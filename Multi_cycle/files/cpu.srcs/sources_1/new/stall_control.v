==> flow/design.v <==
`timescale 1ns / 1ps
module forward_control(
    input [4:0] A1_E,
    input [4:0] A2_E,
	 input [4:0] A3_E,
    input [4:0] A3_M,
    input [4:0] A3_W,
	 input [4:0] A1_D,
	 input [4:0] A2_D,
	 input [4:0] A2_M,
    input [1:0] Tnew_E,
    input [1:0] Tnew_M,
	 input regwrite_E,
	 input regwrite_M,
	 input regwrite_W,
    output [1:0] MF_ALUD1,
    output [1:0] MF_ALUD2,
	 output [1:0] MF_V1,
	 output [1:0] MF_V2,
	 output  MF_DMWD
    );
	assign MF_ALUD1=((A1_E==A3_M)&&(A3_M!=0)&&(Tnew_M==0)&&(regwrite_M))?2'b10:
						 ((A1_E==A3_W)&&(A3_W!=0)				  &&(regwrite_W))?2'b01:
						 2'b00;
	assign MF_ALUD2=((A2_E==A3_M)&&(A3_M!=0)&&(Tnew_M==0)&&(regwrite_M))?2'b10:
						 ((A2_E==A3_W)&&(A3_W!=0)				  &&(regwrite_W))?2'b01:
						 2'b00;					 
	assign MF_V1=	 ((A1_D==A3_E)&&(A3_E!=0)&&(Tnew_E==0)&&(regwrite_E))?2'b11:
						 ((A1_D==A3_M)&&(A3_M!=0)&&(Tnew_M==0)&&(regwrite_M))?2'b10:
						 ((A1_D==A3_W)&&(A3_W!=0)				  &&(regwrite_W))?2'b01:
						 2'b00;
	assign MF_V2=	 ((A2_D==A3_E)&&(A3_E!=0)&&(Tnew_E==0)&&(regwrite_E))?2'b11:
						 ((A2_D==A3_M)&&(A3_M!=0)&&(Tnew_M==0)&&(regwrite_M))?2'b10:
						 ((A2_D==A3_W)&&(A3_W!=0)				  &&(regwrite_W))?2'b01:
						 2'b00;
	assign MF_DMWD= ((A2_M==A3_W)&&(A3_W!=0)             &&(regwrite_W))?1'b1:
						 1'b0;
endmodule
`timescale 1ns / 1ps
module hazard_decoder(
    input [31:0] IR,
    output regwrite
    );
	assign addu=	(IR[31:26]==6'b000000 && IR[5:0]==6'b100001)?1:0;
	assign subu=	(IR[31:26]==6'b000000 && IR[5:0]==6'b100011)?1:0;
	assign jr=		(IR[31:26]==6'b000000 && IR[5:0]==6'b001000)?1:0;
	assign add=		(IR[31:26]==6'b000000 && IR[5:0]==6'b100000)?1:0;
	assign AND=		(IR[31:26]==6'b000000 && IR[5:0]==6'b100100)?1:0;
	assign div=		(IR[31:26]==6'b000000 && IR[5:0]==6'b011010)?1:0;
	assign divu=	(IR[31:26]==6'b000000 && IR[5:0]==6'b011011)?1:0;
	assign jalr=	(IR[31:26]==6'b000000 && IR[5:0]==6'b001001)?1:0;
	assign mfhi=	(IR[31:26]==6'b000000 && IR[5:0]==6'b010000)?1:0;
	assign mflo=	(IR[31:26]==6'b000000 && IR[5:0]==6'b010010)?1:0;
	assign mthi=	(IR[31:26]==6'b000000 && IR[5:0]==6'b010001)?1:0;
	assign mtlo=	(IR[31:26]==6'b000000 && IR[5:0]==6'b010011)?1:0;
	assign mult=	(IR[31:26]==6'b000000 && IR[5:0]==6'b011000)?1:0;
	assign multu=	(IR[31:26]==6'b000000 && IR[5:0]==6'b011001)?1:0;
	assign OR=		(IR[31:26]==6'b000000 && IR[5:0]==6'b100101)?1:0;
	assign NOR=		(IR[31:26]==6'b000000 && IR[5:0]==6'b100111)?1:0;
	assign sllv=	(IR[31:26]==6'b000000 && IR[5:0]==6'b000100)?1:0;
	assign sll=		(IR[31:26]==6'b000000 && IR[5:0]==6'b000000 && IR[15:11]!=6'b000000)?1:0;
	assign slt=		(IR[31:26]==6'b000000 && IR[5:0]==6'b101010)?1:0;
	assign sltu=	(IR[31:26]==6'b000000 && IR[5:0]==6'b101011)?1:0;
	assign sra=		(IR[31:26]==6'b000000 && IR[5:0]==6'b000011)?1:0;
	assign srav=	(IR[31:26]==6'b000000 && IR[5:0]==6'b000111)?1:0;
	assign srl=		(IR[31:26]==6'b000000 && IR[5:0]==6'b000010)?1:0;
	assign srlv=	(IR[31:26]==6'b000000 && IR[5:0]==6'b000110)?1:0;
	assign sub=		(IR[31:26]==6'b000000 && IR[5:0]==6'b100010)?1:0;
	assign XOR=		(IR[31:26]==6'b000000 && IR[5:0]==6'b100110)?1:0;
	assign addi=	(IR[31:26]==6'b001000)?1:0;
	assign addiu=	(IR[31:26]==6'b001001)?1:0;
	assign andi=	(IR[31:26]==6'b001100)?1:0;
	assign beq= 	(IR[31:26]==6'b000100)?1:0;
	assign bgez=	(IR[31:26]==6'b000001 && IR[20:16]==5'b00001)?1:0;
	assign bltz=	(IR[31:26]==6'b000001 && IR[20:16]==5'b00000)?1:0;
	assign bgtz=	(IR[31:26]==6'b000111)?1:0;
	assign blez=	(IR[31:26]==6'b000110)?1:0;
	assign bne=		(IR[31:26]==6'b000101)?1:0;
	assign j=		(IR[31:26]==6'b000010)?1:0;
	assign jal= 	(IR[31:26]==6'b000011)?1:0;
	assign lb=		(IR[31:26]==6'b100000)?1:0;
	assign lbu=		(IR[31:26]==6'b100100)?1:0;
	assign lh=		(IR[31:26]==6'b100001)?1:0;
	assign lhu=		(IR[31:26]==6'b100101)?1:0;
	assign lui= 	(IR[31:26]==6'b001111)?1:0;
	assign lw=		(IR[31:26]==6'b100011)?1:0;
	assign ori= 	(IR[31:26]==6'b001101)?1:0;
	assign sb=		(IR[31:26]==6'b101000)?1:0;
	assign sh=		(IR[31:26]==6'b101001)?1:0;
	assign slti=	(IR[31:26]==6'b001010)?1:0;
	assign sltiu=	(IR[31:26]==6'b001011)?1:0;
	assign sw=		(IR[31:26]==6'b101011)?1:0;
	assign xori= 	(IR[31:26]==6'b001110)?1:0;
	assign regwrite=	addi|addiu|slti|sltiu|andi|ori|xori|lui|lb|lh|lhu|lbu|lw|add|addu|sub|subu|AND|OR|XOR|NOR|slt|sltu|sllv|srlv|
							srav|sll|srl|sra|jalr|mfhi|mflo|jal;
endmodule
`timescale 1ns / 1ps
module hazard_decoder_spford(
    input [31:0] IR,
    output regwrite,
	 output [1:0] tuse_rs,
	 output [1:0] tuse_rt,
	 output [1:0] tnew,
	 output mfhi,mflo,mult,multu,div,divu,mthi,mtlo,madd
    );
	assign addu=	(IR[31:26]==6'b000000 && IR[5:0]==6'b100001)?1:0;
	assign subu=	(IR[31:26]==6'b000000 && IR[5:0]==6'b100011)?1:0;
	assign jr=		(IR[31:26]==6'b000000 && IR[5:0]==6'b001000)?1:0;
	assign add=		(IR[31:26]==6'b000000 && IR[5:0]==6'b100000)?1:0;
	assign AND=		(IR[31:26]==6'b000000 && IR[5:0]==6'b100100)?1:0;
	assign div=		(IR[31:26]==6'b000000 && IR[5:0]==6'b011010)?1:0;
	assign divu=	(IR[31:26]==6'b000000 && IR[5:0]==6'b011011)?1:0;
	assign jalr=	(IR[31:26]==6'b000000 && IR[5:0]==6'b001001)?1:0;
	assign mfhi=	(IR[31:26]==6'b000000 && IR[5:0]==6'b010000)?1:0;
	assign mflo=	(IR[31:26]==6'b000000 && IR[5:0]==6'b010010)?1:0;
	assign mthi=	(IR[31:26]==6'b000000 && IR[5:0]==6'b010001)?1:0;
	assign mtlo=	(IR[31:26]==6'b000000 && IR[5:0]==6'b010011)?1:0;
	assign mult=	(IR[31:26]==6'b000000 && IR[5:0]==6'b011000)?1:0;
	assign multu=	(IR[31:26]==6'b000000 && IR[5:0]==6'b011001)?1:0;
	assign OR=		(IR[31:26]==6'b000000 && IR[5:0]==6'b100101)?1:0;
	assign NOR=		(IR[31:26]==6'b000000 && IR[5:0]==6'b100111)?1:0;
	assign sllv=	(IR[31:26]==6'b000000 && IR[5:0]==6'b000100)?1:0;
	assign sll=		(IR[31:26]==6'b000000 && IR[5:0]==6'b000000 && IR[15:11]!=6'b000000)?1:0;
	assign slt=		(IR[31:26]==6'b000000 && IR[5:0]==6'b101010)?1:0;
	assign sltu=	(IR[31:26]==6'b000000 && IR[5:0]==6'b101011)?1:0;
	assign sra=		(IR[31:26]==6'b000000 && IR[5:0]==6'b000011)?1:0;
	assign srav=	(IR[31:26]==6'b000000 && IR[5:0]==6'b000111)?1:0;
	assign srl=		(IR[31:26]==6'b000000 && IR[5:0]==6'b000010)?1:0;
	assign srlv=	(IR[31:26]==6'b000000 && IR[5:0]==6'b000110)?1:0;
	assign sub=		(IR[31:26]==6'b000000 && IR[5:0]==6'b100010)?1:0;
	assign XOR=		(IR[31:26]==6'b000000 && IR[5:0]==6'b100110)?1:0;
	assign addi=	(IR[31:26]==6'b001000)?1:0;
	assign addiu=	(IR[31:26]==6'b001001)?1:0;
	assign andi=	(IR[31:26]==6'b001100)?1:0;
	assign beq= 	(IR[31:26]==6'b000100)?1:0;
	assign bgez=	(IR[31:26]==6'b000001 && IR[20:16]==5'b00001)?1:0;
	assign bltz=	(IR[31:26]==6'b000001 && IR[20:16]==5'b00000)?1:0;
	assign bgtz=	(IR[31:26]==6'b000111)?1:0;
	assign blez=	(IR[31:26]==6'b000110)?1:0;
	assign bne=		(IR[31:26]==6'b000101)?1:0;
	assign j=		(IR[31:26]==6'b000010)?1:0;
	assign jal= 	(IR[31:26]==6'b000011)?1:0;
	assign lb=		(IR[31:26]==6'b100000)?1:0;
	assign lbu=		(IR[31:26]==6'b100100)?1:0;
	assign lh=		(IR[31:26]==6'b100001)?1:0;
	assign lhu=		(IR[31:26]==6'b100101)?1:0;
	assign lui= 	(IR[31:26]==6'b001111)?1:0;
	assign lw=		(IR[31:26]==6'b100011)?1:0;
	assign ori= 	(IR[31:26]==6'b001101)?1:0;
	assign sb=		(IR[31:26]==6'b101000)?1:0;
	assign sh=		(IR[31:26]==6'b101001)?1:0;
	assign slti=	(IR[31:26]==6'b001010)?1:0;
	assign sltiu=	(IR[31:26]==6'b001011)?1:0;
	assign sw=		(IR[31:26]==6'b101011)?1:0;
	assign xori= 	(IR[31:26]==6'b001110)?1:0;
	assign madd=	(IR[31:26]==6'b011100)?1:0;
	assign regwrite=	addi|addiu|slti|sltiu|andi|ori|xori|lui|lb|lh|lhu|lbu|lw|add|addu|sub|subu|AND|OR|XOR|NOR|slt|sltu|sllv|srlv|
							srav|sll|srl|sra|jalr|mfhi|mflo|jal;
	assign tuse_rs= 	(add||addu||sub||subu||slt||sltu||sllv||srlv||srlv||srav||AND||OR||XOR||NOR||addi||addiu||andi||ori||xori||slti||sltiu||
							lw||lb||lbu||lh||lhu||sb||sh||sw||mthi||mtlo||mult||multu||div||divu)?2'b01:
							(beq||bne||blez||bgez||bltz||bgtz||jr||jalr)?2'b00:
							2'b11;
	assign tuse_rt=	(add||addu||sub||subu||slt||sltu||sllv||srlv||srlv||srav||
							AND||OR||XOR||NOR||sll||srl||sra||mult||multu||div||divu)?2'b01:
							(beq||bne)?2'b00:
							(sb||sh||sw)?2'b10:
							2'b11;
	assign tnew=		(add||addu||sub||subu||slt||sltu||sllv||srlv||srlv||srav||AND||OR||XOR||NOR||addi||addiu||andi||ori||xori||slti||sltiu||lui||
							sll||srl||sra||mfhi||mflo)?2'b10:
							(lw||lb||lbu||lh||lhu)?2'b11:
							(jal||jalr)?2'b01:
							2'b00;
endmodule
`timescale 1ns / 1ps
module hazard_control(
    input [31:0] IR_D,
    input [31:0] IR_E,
    input [31:0] IR_M,
	 input [4:0] A3_E,
	 input [4:0] A3_M,
	 input [4:0] A3_W,
	 input regwrite_W,
	 input clk,
	 input reset,
    output stall,
    output [1:0] MF_ALUD1,
    output [1:0] MF_ALUD2,
	 output [1:0] MF_V1,
	 output [1:0] MF_V2,
	 output  MF_DMWD 
    );
	wire [1:0]Tuse_rs,Tuse_rt,Tnew_D;
	wire mfhi_D,mflo_D,mult_D,multu_D,div_D,divu_D,mthi_D,mtlo_D,madd_D;
	reg [1:0]Tnew_E,Tnew_M;
	reg [4:0]cnt;
	reg busy;
	wire stall_rs0_e1,stall_rs0_e2,stall_rs0_m1,stall_rs1_e2,stall_rs;
	wire stall_rt0_e1,stall_rt0_e2,stall_rt0_m1,stall_rt1_e2,stall_rt;
	hazard_decoder_spford hazard_decode_D (
		.IR(IR_D), 
		.regwrite(regwrite_D), 
		.tuse_rs(Tuse_rs), 
		.tuse_rt(Tuse_rt), 
		.tnew(Tnew_D),
		.mfhi(mfhi_D),
		.mflo(mflo_D),
		.mult(mult_D),
		.multu(multu_D),
		.div(div_D),
		.divu(divu_D),
		.mthi(mthi_D),
		.mtlo(mtlo_D),
		.madd(madd_D)
    );
	hazard_decoder hazard_decode_E (
		.IR(IR_E), 
		.regwrite(regwrite_E)
    );	
	hazard_decoder hazard_decode_M (
		.IR(IR_M), 
		.regwrite(regwrite_M)
    );
	initial begin
		Tnew_E<=2'b0;
		Tnew_M<=2'b0;
		busy<=0;
		cnt<=4'b0;
	end
	always @(posedge clk)begin
		if (reset)begin
			Tnew_E<=2'b0;
			Tnew_M<=2'b0;
			busy<=0;
			cnt<=4'b0;	
		end
		else begin
			if (!Tnew_D)begin
				Tnew_E<=2'b0;
			end
			else begin
				Tnew_E<=Tnew_D-1;
			end
			if (!Tnew_E) begin
				Tnew_M<=0;
			end
			else begin
				Tnew_M<=Tnew_E-1;
			end
			if (cnt==0&&(stall_rs||stall_rt))begin
				cnt<=0;
			end
			else if ((mult_D||multu_D||madd_D)&&cnt==0)begin
				cnt<=4'd5;
			end
			else if ((divu_D||div_D)&&cnt==0)begin
				cnt<=4'd10;
			end
			else if (cnt!=0)
				cnt<=cnt-1;
			if (cnt!=0)
				busy<=1;
			else
				busy<=0;
		end
	end
	assign stall_rs0_e1=(Tuse_rs==2'b0)&(Tnew_E==2'b1)&(IR_D[25:21]==A3_E)&(regwrite_E)&(A3_E!=0);
	assign stall_rs0_e2=(Tuse_rs==0)&(Tnew_E==2)&(IR_D[25:21]==A3_E)&(regwrite_E)&(A3_E!=0);
	assign stall_rs0_m1=(Tuse_rs==0)&(Tnew_M==1)&(IR_D[25:21]==A3_M)&(regwrite_M)&(A3_M!=0);
	assign stall_rs1_e2=(Tuse_rs==1)&(Tnew_E==2)&(IR_D[25:21]==A3_E)&(regwrite_E)&(A3_E!=0);
	assign stall_rt0_e1=(Tuse_rt==0)&(Tnew_E==1)&(IR_D[20:16]==A3_E)&(regwrite_E)&(A3_E!=0);
	assign stall_rt0_e2=(Tuse_rt==0)&(Tnew_E==2)&(IR_D[20:16]==A3_E)&(regwrite_E)&(A3_E!=0);
	assign stall_rt0_m1=(Tuse_rt==0)&(Tnew_M==1)&(IR_D[20:16]==A3_M)&(regwrite_M)&(A3_M!=0);
	assign stall_rt1_e2=(Tuse_rt==1)&(Tnew_E==2)&(IR_D[20:16]==A3_E)&(regwrite_E)&(A3_E!=0);	
	assign stall_rs=stall_rs0_e1|stall_rs0_e2|stall_rs0_m1|stall_rs1_e2;
	assign stall_rt=stall_rt0_e1|stall_rt0_e2|stall_rt0_m1|stall_rt1_e2;
	assign stall_mad=(mfhi_D|mflo_D|mult_D|multu_D|div_D|divu_D|mthi_D|mtlo_D|madd_D)&(cnt!=0);
	assign stall=stall_rs|stall_rt|stall_mad;
	forward_control HAZARD_F(
		.A1_E(IR_E[25:21]), 
		.A2_E(IR_E[20:16]), 
		.A3_E(A3_E), 
		.A3_M(A3_M), 
		.A3_W(A3_W), 
		.A1_D(IR_D[25:21]), 
		.A2_D(IR_D[20:16]), 
		.A2_M(IR_M[20:16]), 
		.Tnew_E(Tnew_E), 
		.Tnew_M(Tnew_M), 
		.regwrite_E(regwrite_E), 
		.regwrite_M(regwrite_M), 
		.regwrite_W(regwrite_W), 
		.MF_ALUD1(MF_ALUD1), 
		.MF_ALUD2(MF_ALUD2), 
		.MF_V1(MF_V1), 
		.MF_V2(MF_V2), 
		.MF_DMWD(MF_DMWD)
	);
endmodule
== Step by step through the tools: hazard_control ==
Tool output for the design above, in the order of the flow.
Lines are those of the file above, counted from 1.
Operators: Yosys type, input widths -> output width; for muxes data width and select width s.
A cell with -- has no value.

* Top module: hazard_control
* Clock: clk
* Library: sky130hd
* Corner: tt_025C_1v80

== Word-level counts ==
Yosys after proc, flatten, opt, wreduce and memory -nomap, before mapping. Memory bits, and registers merged into a memory's read port (data or address), are not among the register bits. Print and check cells are not counted. Equal cells are merged and count once.

* Add/subtract/negate cells: 3
* Equality and inequality tests: 129
* Muxes and demuxes: 138
* Bitwise logic cells: 113
* Reductions and logical operators: 192

{| class="wikitable"
|+ Operators by type and width
! operator !! count
|-
| $eq 6x6->1 const B || 48
|-
| $eq 6x4->1 const B || 28
|-
| $mux 1 || 123
|-
| $logic_and 1x1->1 || 100
|-
| $or 1x1->1 || 80
|-
| $eq 6x3->1 const B || 13
|-
| $eq 6x5->1 const B || 13
|-
| $logic_or 1x1->1 || 65
|-
| $eq 5x5->1 || 11
|-
| $eq 6x2->1 const B || 9
|-
| $logic_not 6->1 || 6
|-
| $reduce_bool 5->1 || 7
|-
| $and 1x1->1 || 33
|-
| $mux 2 || 12
|-
| $logic_not 2->1 || 5
|-
| $logic_not 5->1 || 2
|-
| $eq 2x1->1 const B || 4
|-
| $mux 4 || 2
|-
| $reduce_or 2->1 || 3
|-
| $eq 6x1->1 const B || 1
|-
| $sub 5x1->5 const B || 1
|-
| $eq 5x1->1 const B || 1
|-
| $sub 2x1->2 const B || 2
|-
| $reduce_or 4->1 || 1
|-
| $reduce_bool 3->1 || 1
|-
| $reduce_or 3->1 || 1
|-
| $mux 3 || 1
|-
| $eq 2x2->1 const B || 1
|-
| $reduce_bool 2->1 || 1
|}

* Bits in registers: 9
* Input port bits: 114
* Output and inout bits: 10
* Elaborated cells: 580

== Longest topological paths ==
Depth = most cells in a row (Yosys ltp): at word level without a register or memory, in the mapped netlist without a sequential cell, where the memories' decode and read muxes count.

* Word-level depth: 49
* ABC_AREA: 0
* Gate-level depth with buffers: 9
* Mapped depth without buffers: 9

== Synthesis result ==
Yosys stat after the flow's synthesis: flattened, memories mapped to cells. It holds for the ABC_AREA given above (unset counts as 0); a run with the other value may have another netlist.

* Standard cells after synthesis: 262
* Mapped area: 1,920.6 sq um
* Flip-flops: 9

{| class="wikitable"
|+ Cells by type
! cell !! count !! area in all (sq um)
|-
| sky130_fd_sc_hd__xor2_1 || 31 || 271.51
|-
| sky130_fd_sc_hd__xnor2_1 || 24 || 210.202
|-
| sky130_fd_sc_hd__dfxtp_1 || 9 || 180.173
|-
| sky130_fd_sc_hd__o21ai_0 || 16 || 80.077
|-
| sky130_fd_sc_hd__nor3_1 || 15 || 75.072
|-
| sky130_fd_sc_hd__nor2_1 || 17 || 63.811
|-
| sky130_fd_sc_hd__ha_1 || 5 || 62.56
|-
| sky130_fd_sc_hd__nor4_1 || 10 || 62.56
|-
| sky130_fd_sc_hd__nand3_1 || 12 || 60.058
|-
| sky130_fd_sc_hd__inv_1 || 14 || 52.55
|-
| sky130_fd_sc_hd__or4_1 || 7 || 52.55
|-
| sky130_fd_sc_hd__clkbuf_1 || 13 || 48.797
|-
| sky130_fd_sc_hd__nor4_4 || 2 || 42.541
|-
| sky130_fd_sc_hd__nor2b_1 || 6 || 37.536
|-
| sky130_fd_sc_hd__a21oi_1 || 7 || 35.034
|-
| sky130_fd_sc_hd__nand4_1 || 5 || 31.28
|-
| sky130_fd_sc_hd__o22ai_1 || 5 || 31.28
|-
| sky130_fd_sc_hd__nand2_1 || 7 || 26.275
|}

Other cell types: 38; their cells: 57.
The figures by module come from a second, unflattened synthesis with its own total; it is not the netlist above.

* Cell total of the unflattened synthesis: 308
* Area total of the unflattened synthesis: 2,288.4 sq um

Rows give one instance, submodules left out.

{| class="wikitable"
|+ By module
! module !! times used !! cells !! area (sq um)
|-
| hazard_control || 1 || 93 || 793.3
|-
| forward_control || 1 || 99 || 777.0
|-
| hazard_decoder_spford || 1 || 78 || 467.9
|-
| hazard_decoder || 2 || 19 || 125.1
|}

== Path before layout ==
Source: OpenSTA report_checks on the synthesized netlist (no wires, ideal clock, input and output delay 20% of the period each), path of least setup slack; recovery checks are left aside. Register names are those of the netlist, which keeps one name where synthesis merged equal registers.

* Kind: in2out
* Start point: input IR_M[0]
* End point: output MF_ALUD1[0]
* Clock period: 4.43 ns
* External input delay: 0.886 ns
* Output delay: 0.886 ns
* Time at the first pin: 0.886 ns
* Arrival time: 2.661 ns
* Required time: 3.544 ns
* Setup slack: 0.883 ns
* Delay of the path: 1.775 ns
* Driving pins on the path: 7
* Synthesis period reached: 3.547 ns

"delay of the path" is the arrival time less input delay plus setup time.
A path that ends at an output port has no setup time.
"driving pins on the path": output pins that drive a net of the path, with the launching flip-flop's if there is one; two outputs of one cell count as two.
"synthesis period reached" = period - worst setup slack (recovery checks aside). The figure is calculated, with input and output delays left at 20% of the set period.
The rows between start and end are the longest chain of elaborated cells between them; the timing report does not say that the signal goes this way. Where chains are equally long, one stands for them.
A line is the first line of the expression or statement that the cell stems from. Yosys adds cells for indexed reads and writes and turns some case tables into memories.

* Cells stage by stage: sky130_fd_sc_hd__or4b_4 > sky130_fd_sc_hd__o211ai_2 > sky130_fd_sc_hd__a221oi_2 > sky130_fd_sc_hd__o32ai_2 > sky130_fd_sc_hd__or3b_4 > sky130_fd_sc_hd__nor4_4 > sky130_fd_sc_hd__nor4_2
* Length of the longest elaborated chain: 25
* Elaborated cells between the ends (all ways): 80
* Source lines of those cells: 21
* Those cells by class: eq/ne (18); mux (20); logic (20); reduce/logical (22)

{| class="wikitable"
|+ RTL lines, path post-synthesis
! what !! line !! source
|-
| start, declared || 178 || <nowiki>input [31:0] IR_M,</nowiki>
|-
| $eq 6x6->1 || 47 || <nowiki>assign add= (IR[31:26]==6'b000000 && IR[5:0]==6'b100000)?1:0;</nowiki>
|-
| $logic_and 1x1->1 || 47 ||
|-
| $mux 1 || 47 ||
|-
| $or 1x1->1 (20 in a row) || 94 || <nowiki>assign regwrite= addi|addiu|slti|sltiu|andi|ori|xori|lui|lb|lh|lhu|lbu|lw|add|addu|sub|subu|AND|OR|XOR|NOR|slt ...</nowiki>
|-
| $logic_and 1x1->1 || 22 || <nowiki>assign MF_ALUD1=((A1_E==A3_M)&&(A3_M!=0)&&(Tnew_M==0)&&(regwrite_M))?2'b10:</nowiki>
|-
| $mux 2 || 22 ||
|-
| end, declared || 186 || <nowiki>output [1:0] MF_ALUD1,</nowiki>
|}

Nets of the timed path that keep an RTL name, with a line that drives or declares them; the list need not be complete.

{| class="wikitable"
|+ Named nets, post-synthesis
! net !! line
|-
| MF_ALUD1[1] || 22
|}

== Worst path after layout ==
From the final timing report of run A: the path of least setup slack in the routed layout; clock arrival at registers is part of the times.

* Kind: in2out
* Start point: input IR_M[11]
* End point: output MF_V2[0]
* Clock period: 3.68 ns
* External input delay: 0.74 ns
* Output delay: 0.74 ns
* Time at the first pin: 0.74 ns
* Arrival time: 2.83 ns
* Required time: 2.94 ns
* Setup slack: 0.11 ns
* Driving pins on the path: 10

The rows between start and end are the longest chain of elaborated cells between them; the timing report does not say that the signal goes this way. Where chains are equally long, one stands for them.

* Cells stage by stage: sky130_fd_sc_hd__clkdlybuf4s50_1 > sky130_fd_sc_hd__or4_1 > sky130_fd_sc_hd__o2111a_1 > sky130_fd_sc_hd__a221oi_2 > sky130_fd_sc_hd__o32ai_2 > sky130_fd_sc_hd__or3b_4 > sky130_fd_sc_hd__buf_6 > sky130_fd_sc_hd__nor2_4 > sky130_fd_sc_hd__o22ai_2 > sky130_fd_sc_hd__buf_2
* Length of the longest elaborated chain: 13
* Elaborated cells between the ends (all ways): 13
* Source lines of those cells: 4
* Those cells by class: mux (3); logic (7); reduce/logical (3)

{| class="wikitable"
|+ RTL lines, path after layout
! what !! line !! source
|-
| start, declared || 178 || <nowiki>input [31:0] IR_M,</nowiki>
|-
| $reduce_bool 5->1 || 61 || <nowiki>assign sll= (IR[31:26]==6'b000000 && IR[5:0]==6'b000000 && IR[15:11]!=6'b000000)?1:0;</nowiki>
|-
| $logic_and 1x1->1 || 61 ||
|-
| $mux 1 || 61 ||
|-
| $or 1x1->1 (7 in a row) || 94 || <nowiki>assign regwrite= addi|addiu|slti|sltiu|andi|ori|xori|lui|lb|lh|lhu|lbu|lw|add|addu|sub|subu|AND|OR|XOR|NOR|slt ...</nowiki>
|-
| $logic_and 1x1->1 || 33 || <nowiki>((A2_D==A3_M)&&(A3_M!=0)&&(Tnew_M==0)&&(regwrite_M))?2'b10:</nowiki>
|-
| $mux 2 || 33 ||
|-
| $mux 2 || 32 || <nowiki>assign MF_V2= ((A2_D==A3_E)&&(A3_E!=0)&&(Tnew_E==0)&&(regwrite_E))?2'b11:</nowiki>
|-
| end, declared || 189 || <nowiki>output [1:0] MF_V2,</nowiki>
|}

# Flow runs of hazard_control

Module hazard_control, platform sky130hd: 2 stored runs of the flow (Yosys, OpenROAD) with differing settings, in no particular order. Input and output delays are each 20% of the period that was set; the output load is 0.01 pF.
"achieved clock period" is the run's clock period less its worst setup slack. It is reckoned from that one timing run; input and output delays stay at 20% of the period that was set.
By "overall power" is meant OpenSTA's value without simulated activity: inputs other than the clock are taken to toggle once in ten clock periods, and the tool carries that through the logic.

=== Run A ===
{| class="wikitable"
! Setting !! Value
|-
| period_ns || 3.68
|-
| CAP_MARGIN || 20
|-
| CORE_MARGIN || 2
|-
| CORE_UTILIZATION || 40
|-
| SLEW_MARGIN || 20
|-
! Result !! Value
|-
| Worst slack on setup checks || 0.113 ns
|-
| Overall power || 740.8 uW
|-
| Overall die area || 5,371.4 sq um
|-
| Chip area after synthesis (Yosys) || 1,920.6 sq um
|-
| Utilization of the finished layout || 73.3 %
|-
| Sum of negative setup slack || 0.000 ns
|-
| Achieved clock period || 3.567 ns
|}

=== Run B ===
{| class="wikitable"
! Setting !! Value
|-
| period_ns || 5.17
|-
| CORE_UTILIZATION || 57
|-
| SETUP_SLACK_MARGIN || 0.97
|-
| PLACE_DENSITY_LB_ADDON || 0.19
|-
| CELL_PAD_IN_SITES_DETAIL_PLACEMENT || 1
|-
| TNS_END_PERCENT || 45
|-
| ABC_AREA || 1
|-
| GPL_ROUTABILITY_DRIVEN || 0
|-
| CTS_CLUSTER_DIAMETER || 391
|-
| CAP_MARGIN || 20
|-
| CORE_MARGIN || 2
|-
| SLEW_MARGIN || 20
|}
Incomplete, placement halted on FLW-0024.
